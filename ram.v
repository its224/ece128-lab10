==> flow/design.v <==
`timescale 1ns / 1ps
module ram(i_clk, i_rst, i_write_en, i_addr, i_write_data, o_read_data);
input i_clk, i_rst, i_write_en;
input [2:0] i_addr;
input [7:0] i_write_data;
output reg [7:0] o_read_data;
reg[7:0] mem[0:7];
integer i;
always @ (posedge i_clk) begin
    if(i_rst) begin
        for(i=0; i<8; i=i+1) begin
            mem[i] <= 0;
        end
    end
    else begin
        if(i_write_en)
            mem[i_addr] <= i_write_data;
        else
            o_read_data <= mem[i_addr];
        end
    end
endmodule
======== From RTL to reports: ram ========
What the tools print for ram, step after step.
Lines are those of the file above, counted from 1.
Operators carry their Yosys type and port widths (W data, S select, Z words).
Cell names lack the library's common part.
The mark -- stands for no value.
design
  design top .............................. ram
  clock port .............................. i_clk
  cell library ............................ sky130hd
  corner .................................. tt_025C_1v80

======== Word-level counts ========
Source: Yosys, flattened and elaborated, memories not mapped. Widths are those after wreduce. Registers that Yosys merges into a memory's read port (data or address) are not register bits. Print and check cells do not count. Equal cells are merged and count once.
Yosys's memory passes give these memory sizes; they may raise the number of words (mostly to a power of two), join words into wider ones and drop unused or constant bits.
word-level totals
  register bits ........................... 0
  bits in writable memories ............... 64
  memories ................................ 1
  bits of input ports ..................... 14
  output and inout bits ................... 8
  elaborated cells ........................ 11
memories
  memory  depth  bits a word  RTL line  text
  mem     8      8            7         reg[7:0] mem[0:7];
cells by class
  muxes and demuxes ....................... 7
  bitwise logic cells ..................... 2
  reduce/logical cells .................... 1
operators by type and width
  kind               number
  $mux W8            2
  $mux W3            2
  $mux W1            3
  $not A1 Y1         2
  $reduce_and A2 Y1  1

======== Longest topological paths ========
Yosys ltp: most cells in a row. Word level: on the elaborated netlist, between registers, memories and ports. Mapped: between sequential cells and ports; inverters and the memories' decode and read muxes count.
logic depth
  word-level depth ........................ 2
  ABC_AREA ................................ 0
  depth in mapped cells ................... 6
  gate-level depth less buffers ........... 2

======== Synthesis result ========
The flow's flattened synthesis, as Yosys stat reports it; memories are mapped. The netlist is that of the ABC_AREA named above (0 if unset); the other value can give another one.
Totals and module areas in this step are rounded.
cells by type
  cell type  number  total area (sq um)
  edfxtp_1   72      2.16E+03
  nor3_1     64      320.307
  mux4_1     8       210.202
  mux4_2     8       180.173
  mux2_4     4       60.058
  o21bai_1   8       60.058
  buf_6      5       56.304
  buf_2      10      50.048
  mux2_2     4       45.043
  clkinv_1   8       30.029
  buf_4      3       22.522
  buf_8      1       15.014
  nand2b_1   2       12.512
  or3b_1     1       8.758
  nand3b_1   1       7.507
  or2_1      1       6.256
  clkbuf_1   1       3.754
  nand2_1    1       3.754
  nor2_1     1       3.754
synthesis totals
  cells in the netlist .................... 203
  synthesis area .......................... 3,260 sq um
  sequential part of the area ............. 2,160 sq um
  flip-flops .............................. 72
  buffers ................................. 20

======== Worst setup path after synthesis ========
OpenSTA on the mapped netlist: ideal clock, no wires. The path of least setup slack (recovery checks aside). Input and output delay are each 20% of the period. Register names are those of the netlist, which keeps one name where synthesis merged equal registers.
timing after synthesis
  path type ............................... input to register
  from .................................... input port i_addr[2]
  to ...................................... memory mem[0][0]
  clock period ............................ 2.11 ns
  external input delay .................... 0.422 ns
  library setup time ...................... 0.375 ns
  launch time at the first pin ............ 0.422 ns
  arrival ................................. 1.674 ns
  required time ........................... 1.735 ns
  path slack .............................. 0.062 ns
  path delay .............................. 1.627 ns
  stages on the path ...................... 5
  buffers on the path ..................... 3
  synthesis period reached ................ 2.048 ns
"path delay" is the arrival time less input delay plus setup time.
"stages on the path": output pins that drive a net of the path, with the launching flip-flop's if there is one; two outputs of one cell count as two.
"synthesis period reached" is the clock period less the worst setup slack; recovery checks do not enter. This is arithmetic on one report: input and output delays are still those of the set period (20% each).
Between the ends stands the longest chain of elaborated cells between them, by number of cells; it is not shown to be the way that was timed. Of several equally long chains one is given.
A line is the first line of the expression or statement that the cell stems from. Yosys adds cells for indexed reads and writes and turns some case tables into memories.
on the way, after synthesis
  cell sequence ........................... buf_4 or3b_1 buf_2 buf_6 o21bai_1
  cells in the longest elaborated chain ... 2
  elaborated cells on any way between the ends .. 2
  source lines of those cells ............. 2
  those cells by class .................... mux: 2
RTL lines, path after synthesis
  element      RTL line  text
  from (decl)  4         input [2:0] i_addr;
  $mux W3      16        if(i_write_en)
  $mux W3      10        if(i_rst) begin
  to (decl)    7         reg[7:0] mem[0:7];

======== Worst path after layout ========
Path of least setup slack in the final report of run 1 (OpenROAD, finished layout, wires in). Where an end is a register, its clock arrival counts in the times.
timing after layout
  path type ............................... input to register
  from .................................... input port i_rst
  to ...................................... memory mem[5][4]
  clock period ............................ 3.14 ns
  external input delay .................... 0.63 ns
  library setup time ...................... 0.28 ns
  launch time at the first pin ............ 0.63 ns
  arrival ................................. 2.53 ns
  required time ........................... 3.21 ns
  path slack .............................. 0.68 ns
  stages on the path ...................... 5
  buffers on the path ..................... 3
Between the ends stands the longest chain of elaborated cells between them, by number of cells; it is not shown to be the way that was timed. Of several equally long chains one is given.
Only ways into the end's enable, where the timed path ends, are counted here.
on the way, after layout
  cell sequence ........................... clkdlybuf4s50_1 nand3b_1 buf_4 o21bai_1 buf_4
  cells in the longest elaborated chain ... 1
  elaborated cells on any way between the ends .. 3
  source lines of those cells ............. 1
  those cells by class .................... mux: 3
RTL lines, path after layout
  element      RTL line  text
  from (decl)  3         input i_clk, i_rst, i_write_en;
  $mux W3      10        if(i_rst) begin
  to (decl)    7         reg[7:0] mem[0:7];

Ticket comment

Measured results for ram: 2 stored runs of the Yosys and OpenROAD flow on sky130hd. The settings differ; the order carries no meaning. The constraints put input and output delay at 20% of the set period each and load the outputs with 0.01 pF.
"clock period achieved" means the clock period less the worst setup slack. The figure is calculated, with input and output delays left at 20% of the set period.
By "time of the worst setup path" is meant the share of the clock period that the worst setup path is allowed (20% is reserved at inputs, 20% at outputs), minus its slack. Clock arrival times at its registers enter into it.
Results are given in rounded form.

---- run 1 ----
settings
  period_ns = 3.14
  CORE_UTILIZATION = 45
  PLACE_DENSITY_LB_ADDON = 0.3
  CELL_PAD_IN_SITES_GLOBAL_PLACEMENT = 2
  CELL_PAD_IN_SITES_DETAIL_PLACEMENT = 2
  CAP_MARGIN = 5
  SLEW_MARGIN = 40
  MIN_ROUTING_LAYER = met2
  CORE_MARGIN = 2
results
  die outline area ........................ 7,940 sq um
  chip area in the Yosys report ........... 3,260 sq um
  utilization after layout ................ 0.533
  time of the worst setup path ............ 1.83 ns
  worst path kind ......................... input to register
  clock period achieved ................... 2.459 ns
  smallest hold slack ..................... 0.781 ns
  setup slack of the worst path ........... 0.681 ns

---- run 2 ----
settings
  period_ns = 2.46
  CORE_UTILIZATION = 43
  CAP_MARGIN = 20
  CORE_MARGIN = 2
  SLEW_MARGIN = 20
results
  die outline area ........................ 8,290 sq um
  chip area in the Yosys report ........... 3,260 sq um
  utilization after layout ................ 0.539
  time of the worst setup path ............ 1.59 ns
  worst path kind ......................... input to register
  clock period achieved ................... 2.085 ns
  smallest hold slack ..................... 0.755 ns
  setup slack of the worst path ........... 0.375 ns
